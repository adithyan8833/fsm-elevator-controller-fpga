==> flow/design.v <==
module comparator(
  input [1:0] req_floor,
  input [1:0] curr_floor,
  output wire UP,
  output wire DOWN,
  output wire EQ
  );
  assign UP = (req_floor > curr_floor);
  assign DOWN = (req_floor < curr_floor);
  assign EQ = (req_floor == curr_floor);
endmodule
module door_timer(
  input clk,
  input reset,
  input door_open,
  output reg T
  );  
 localparam COUNT_MAX = 100;
 reg [6:0] count;
 always @(posedge clk or posedge reset)
 begin
    if (reset) begin
        count <= 0;
        T <= 0;
    end
    else begin
        if (door_open) begin
            if (count == COUNT_MAX) begin
                count <= 0;
                T <= 1;
            end
            else begin
                count <= count + 1;
                T <= 0;
            end
        end
        else begin
            count <= 0;
            T <= 0;
        end
    end
 end
endmodule
module elevator_fsm(
  input clk,
  input reset,
  input UP,
  input DOWN,
  input EQ,
  input T,
  output reg motor_up,
  output reg motor_down,
  output reg door_open,
  output reg [1:0] current_state
  );
  parameter IDLE      =2'b00;
  parameter MOVE_UP   =2'b01;
  parameter MOVE_DOWN = 2'b10;
  parameter DOOR_OPEN = 2'b11;
  reg [1:0] next_state;
  always @(posedge clk or posedge reset)
  begin
    if(reset)
      current_state <= IDLE;
    else
      current_state <= next_state;
    end
  always @(*)
  begin
    next_state = current_state;
      case(current_state)
      IDLE:
      begin
        if(UP)
          next_state = MOVE_UP;
        else if (DOWN)
          next_state = MOVE_DOWN;
        else
          next_state = IDLE;
      end
      MOVE_UP:
      begin
        if (EQ)
          next_state = DOOR_OPEN;
      end
      MOVE_DOWN:
      begin
        if (EQ)
          next_state = DOOR_OPEN;
      end
      DOOR_OPEN:
      begin
        if (T)
          next_state = IDLE;
      end
      endcase
    end
 always @(*)
 begin
   motor_up = 0;
   motor_down = 0;
   door_open = 0;
   case (current_state)
     MOVE_UP:
      motor_up =1;
     MOVE_DOWN:
      motor_down =1;
     DOOR_OPEN:
      door_open =1;
   endcase
 end
endmodule
module elevator_top(
  input clk,
  input reset,
  input [1:0] req_floor,
  output motor_up,
  output motor_down,
  output door_open,
  output [1:0] curr_floor
  );
  wire UP;
  wire DOWN;
  wire EQ;
  wire [1:0] current_state;
  comparator u_cmp(
     .req_floor(req_floor),
     .curr_floor(curr_floor),
     .UP(UP),
     .DOWN(DOWN),
     .EQ(EQ)
    );
    wire T;
  door_timer u_timer (
    .clk(clk),
    .reset(reset),
    .door_open(door_open),
    .T(T)
    );
  elevator_fsm u_fsm(
      .clk(clk),
      .reset(reset),
      .UP(UP),
      .DOWN(DOWN),
      .EQ(EQ),
      .T(T),
      .motor_up(motor_up),
      .motor_down(motor_down),
      .door_open(door_open),
      .current_state(current_state)
    );
  floor_counter u_cntr(
       .clk(clk),
       .reset(reset),
       .current_state(current_state),
       .curr_floor(curr_floor)
    );
endmodule  
module floor_counter(
  input clk,
  input reset,
  input [1:0] current_state,
  output reg [1:0] curr_floor
);
  localparam IDLE      = 2'b00;
  localparam MOVE_UP   = 2'b01;
  localparam MOVE_DOWN = 2'b10;
  localparam DOOR_OPEN = 2'b11;
  reg [5:0] delay_timer; 
  localparam TRAVEL_TIME = 50; 
  always @(posedge clk or posedge reset) begin
    if (reset) begin
      curr_floor <= 2'b00;
      delay_timer <= 0;
    end 
    else begin
      case (current_state)
        MOVE_UP, MOVE_DOWN: begin
          if (delay_timer == TRAVEL_TIME) begin
            delay_timer <= 0;
            if (current_state == MOVE_UP)
              curr_floor <= curr_floor + 1;
            else
              curr_floor <= curr_floor - 1;
          end 
          else begin
            delay_timer <= delay_timer + 1;
          end
        end
        IDLE, DOOR_OPEN: begin
          delay_timer <= 0;  
        end
        default: begin
          delay_timer <= 0;
        end
      endcase
    end
  end
endmodule
# Step by step through the tools: elevator_top
# Tool output for the design above, in the order of the flow.
# Lines are those of the file above, counted from 1.
# Cell names lack the library's common part.
# The mark n/a stands for no value.
# design
design	elevator_top
clk_port	clk
cell_library	sky130hd
lib_corner	tt_025C_1v80

# Elaborated design
# Yosys after proc, flatten, opt, wreduce and memory -nomap, before mapping. Memory bits, and registers merged into a memory's read port (data or address), are not among the register bits. Print and check cells are not counted. Equal cells are merged and count once.
# bits
ff_bits	18
clocked_rd_ports_x_width	0
n_memories	0
mem_bits_ro	0
latch_bits	0
wordCells	39
input_bits	4
out_inout_bits	5
mem_bits_rw	0
# op_classes
add_sub_neg	4
n_logic	0
mul	0
eq_ne	8
cmp	2
muxes	15
n_div	0
shift	0
n_reduce_logical	5
# ops
op	n
7-bit two-way mux	2
6-bit parallel mux with 2-bit select	1
2-bit two-way mux	5
7-bit by 1-bit adder with 7-bit output with constant B	1
7-bit equality test with constant B	1
6-bit by 1-bit adder with 6-bit output with constant B	1
6-bit equality test with constant B	1
2-bit parallel mux with 3-bit select	1
6-bit two-way mux	1
1-bit two-way mux	5
2-bit equality test with constant B	2
2-bit AND reduction	2
2-bit OR reduction	2
2-bit by 1-bit adder with 2-bit output with constant B	1
2-bit by 1-bit subtractor with 2-bit output with constant B	1
2-bit by 1-bit equality test with 1-bit output with constant B	1
2-bit by 1-bit != test with 1-bit output with constant B	1
2-bit > comparator	1
2-bit less-than comparator	1
2-bit equality test	1
2-bit != test with constant B	1
2-bit logical NOT	1

# Depth
# Yosys ltp: most cells in a row. Word level: on the elaborated netlist, between registers, memories and ports. Mapped: between sequential cells and ports; inverters and the memories' decode and read muxes count.
# depth
depth_word	4
abc_area	0
depth_mapped	5
depth_no_buf	5

# Mapped cells and area
# Source: synth_stat.txt of the flow (Yosys; design flattened, memories mapped). It holds for the ABC_AREA given above (unset counts as 0); a run with the other value may have another netlist.
# types
cell_type	n	area_total_um2
dfrtp_1	19	475.456
ha_1	6	75.072
xor2_1	5	43.792
nor2_1	11	41.29
inv_1	8	30.029
nand3_1	6	30.029
dfstp_2	1	26.275
xnor2_1	3	26.275
a21oi_1	4	20.019
nand2_1	5	18.768
or3_1	3	18.768
o21ai_0	3	15.014
a211oi_2	1	12.512
o31ai_2	1	12.512
a32o_1	1	10.01
a22o_1	1	8.758
nand4b_1	1	8.758
or3b_1	1	8.758
# Other cell types: 9; their cells: 9.
# synth_totals
cells	89
sequential_area_um2	501.7
area_um2	938.4
n_buf	0
flip_flops	20
# By module: a second synthesis without flattening, with its own total; a netlist apart from the flattened one above.
# unflattened
hier_cells	102
area_unflattened_um2	1011.0
# Rows give one instance, submodules left out.
# modules
module	mod_area_um2	cells	mod_seq_area_um2	n_inst
floor_counter	395.4	36	200.2	1
door_timer	374.1	38	200.2	1
elevator_fsm	178.9	19	50.0	1
comparator	62.6	9	0.0	1
elevator_top	0.0	0	0.0	1

# Worst setup path after synthesis
# OpenSTA on the mapped netlist: ideal clock, no wires. The path of least setup slack (recovery checks aside). Input and output delay are each 20% of the period. Register names are those of the netlist, which keeps one name where synthesis merged equal registers.
# synth_path
kind	flip-flop to flip-flop
startpoint	register u_timer.count[0]
endpoint	register u_timer.count[2]
clock_period_ns	1.73
path_slack_ns	0.483
required_ns	1.595
setup_time_ns	0.135
path_buffers	0
path_stages	6
arrival_time_ns	1.112
delay_ns	1.247
launch_ns	0.000
synth_period_reached_ns	1.247
# "delay_ns" = arrival - input delay + setup time.
# "path_stages": output pins that drive a net of the path, with the launching flip-flop's if there is one; two outputs of one cell count as two.
# "synth_period_reached_ns" is the clock period less the worst setup slack; recovery checks do not enter. This is arithmetic on one report: input and output delays are still those of the set period (20% each).
# Between the ends stands the longest chain of elaborated cells between them, by number of cells; it is not shown to be the way that was timed. Of several equally long chains one is given.
# Each line given opens the expression or statement behind the cell; cells for indexed reads and writes are added by Yosys, which also makes memories of some case tables.
# A register here has more assigning lines than the two given.
# synth_via
cell_sequence	dfrtp_1 -> inv_1 -> ha_1 -> nand4_1 -> o31ai_2 -> nor2_1
elab_chain_len	3
cells_between	4
cone_lines	3
classes_between	add/sub: 1; eq/ne: 1; mux: 2
# synth_lines
item	line_no	text
start: declaration	19	reg [6:0] count;
start: assignment	23	count <= 0;
start: assignment	33	count <= count + 1;
7-bit by 1-bit adder with 7-bit output	33
7-bit two-way mux	28	if (count == COUNT_MAX) begin
7-bit two-way mux	27	if (door_open) begin
end: assignment	29	count <= 0;
end: assignment	33
end: declaration	19

# Timing after layout
# From the final timing report of entry A: the path of least setup slack in the routed layout; clock arrival at registers is part of the times.
# layout_path
kind	flip-flop to flip-flop
startpoint	register u_cntr.curr_floor[0]
endpoint	register u_cntr.curr_floor[1]
path_stages	5
clock_period_ns	0.757
setup_time_ns	0.06
required_ns	0.99
arrival_time_ns	1.58
path_buffers	1
launch_ns	0.30
path_slack_ns	-0.58
# Between the ends stands the longest chain of elaborated cells between them, by number of cells; it is not shown to be the way that was timed. Of several equally long chains one is given.
# A register here has more assigning lines than the two given.
# layout_via
cell_sequence	dfrtp_1 -> buf_6 -> or3b_1 -> a211oi_2 -> xnor2_1
elab_chain_len	2
cells_between	3
cone_lines	3
classes_between	add/sub: 2; mux: 1
# layout_lines
item	line_no	text
start: declaration	163	output reg [1:0] curr_floor
start: assignment	182	curr_floor <= curr_floor + 1;
start: assignment	184	curr_floor <= curr_floor - 1;
2-bit by 1-bit subtractor with 2-bit output	184
2-bit two-way mux	181	if (current_state == MOVE_UP)
end: assignment	182
end: assignment	184
end: declaration	163

FLOW RESULTS
============

2 stored runs of elevator_top in the flow (synthesis by Yosys, layout by OpenROAD, sky130hd cells), in arbitrary order. Constraints: input delay and output delay 20% of the set period each, output load 0.01 pF.
"worstPathTime_ns" means the part of the period allowed to the worst setup path (the constraints hold back 20% at inputs and 20% at outputs) less its slack; where the path has registers, the arrival times of their clocks count too.

Entry A, flow files:
==> flow/run.sh <==
#!/bin/bash
# the make line also repeats the synthesis and layout settings of config.mk as NAME=value (left out here)
make -C /OpenROAD-flow-scripts/flow DESIGN_CONFIG=/design/flow/config.mk WORK_HOME=/design/flow/orfs CLKGATE_MAP_FILE= finish
==> flow/config.mk <==
export PLATFORM = sky130hd
export DESIGN_NAME = elevator_top
export DESIGN_NICKNAME = elevator_top
export VERILOG_FILES = /design/flow/design.v
export SDC_FILE = /design/flow/constraint.sdc
export NUM_CORES = 4
export LEC_CHECK = 0
export CAP_MARGIN = 20
export CELL_PAD_IN_SITES_GLOBAL_PLACEMENT = 1
export CORE_MARGIN = 3
export CORE_UTILIZATION = 41
export MAX_ROUTING_LAYER = met5
export MIN_ROUTING_LAYER = met2
export SETUP_SLACK_MARGIN = 0.08
export SLEW_MARGIN = 20
export TNS_END_PERCENT = 20
==> flow/constraint.sdc <==
create_clock -name core_clock -period 0.757 [get_ports {clk}]
set_input_delay 0.1514 -clock core_clock [delete_from_list [all_inputs] [get_ports {clk}]]
set_output_delay 0.1514 -clock core_clock [all_outputs]
set_load 0.01 [all_outputs]

==> results of entry A, as CSV <==
result,value
yosys_chip_area_um2,938.4
total_negative_slack_ns,-11.063
worstSetupSlack_ns,-0.584
worstPathTime_ns,1.34
critical_path_kind,"flip-flop to flip-flop"
final_cell_area_um2,1360.0
final_die_area_um2,2898.8

Entry B, flow files:
==> flow/run.sh <==
#!/bin/bash
# the make line also repeats the synthesis and layout settings of config.mk as NAME=value (left out here)
make -C /OpenROAD-flow-scripts/flow DESIGN_CONFIG=/design/flow/config.mk WORK_HOME=/design/flow/orfs CLKGATE_MAP_FILE= finish
==> flow/config.mk <==
export PLATFORM = sky130hd
export DESIGN_NAME = elevator_top
export DESIGN_NICKNAME = elevator_top
export VERILOG_FILES = /design/flow/design.v
export SDC_FILE = /design/flow/constraint.sdc
export NUM_CORES = 4
export LEC_CHECK = 0
export CAP_MARGIN = 20
export CORE_MARGIN = 2
export CORE_UTILIZATION = 71
export SLEW_MARGIN = 20
==> flow/constraint.sdc <==
create_clock -name core_clock -period 1.25 [get_ports {clk}]
set_input_delay 0.2500 -clock core_clock [delete_from_list [all_inputs] [get_ports {clk}]]
set_output_delay 0.2500 -clock core_clock [all_outputs]
set_load 0.01 [all_outputs]

Entry B: no final report: routing broke off with DPL-0038
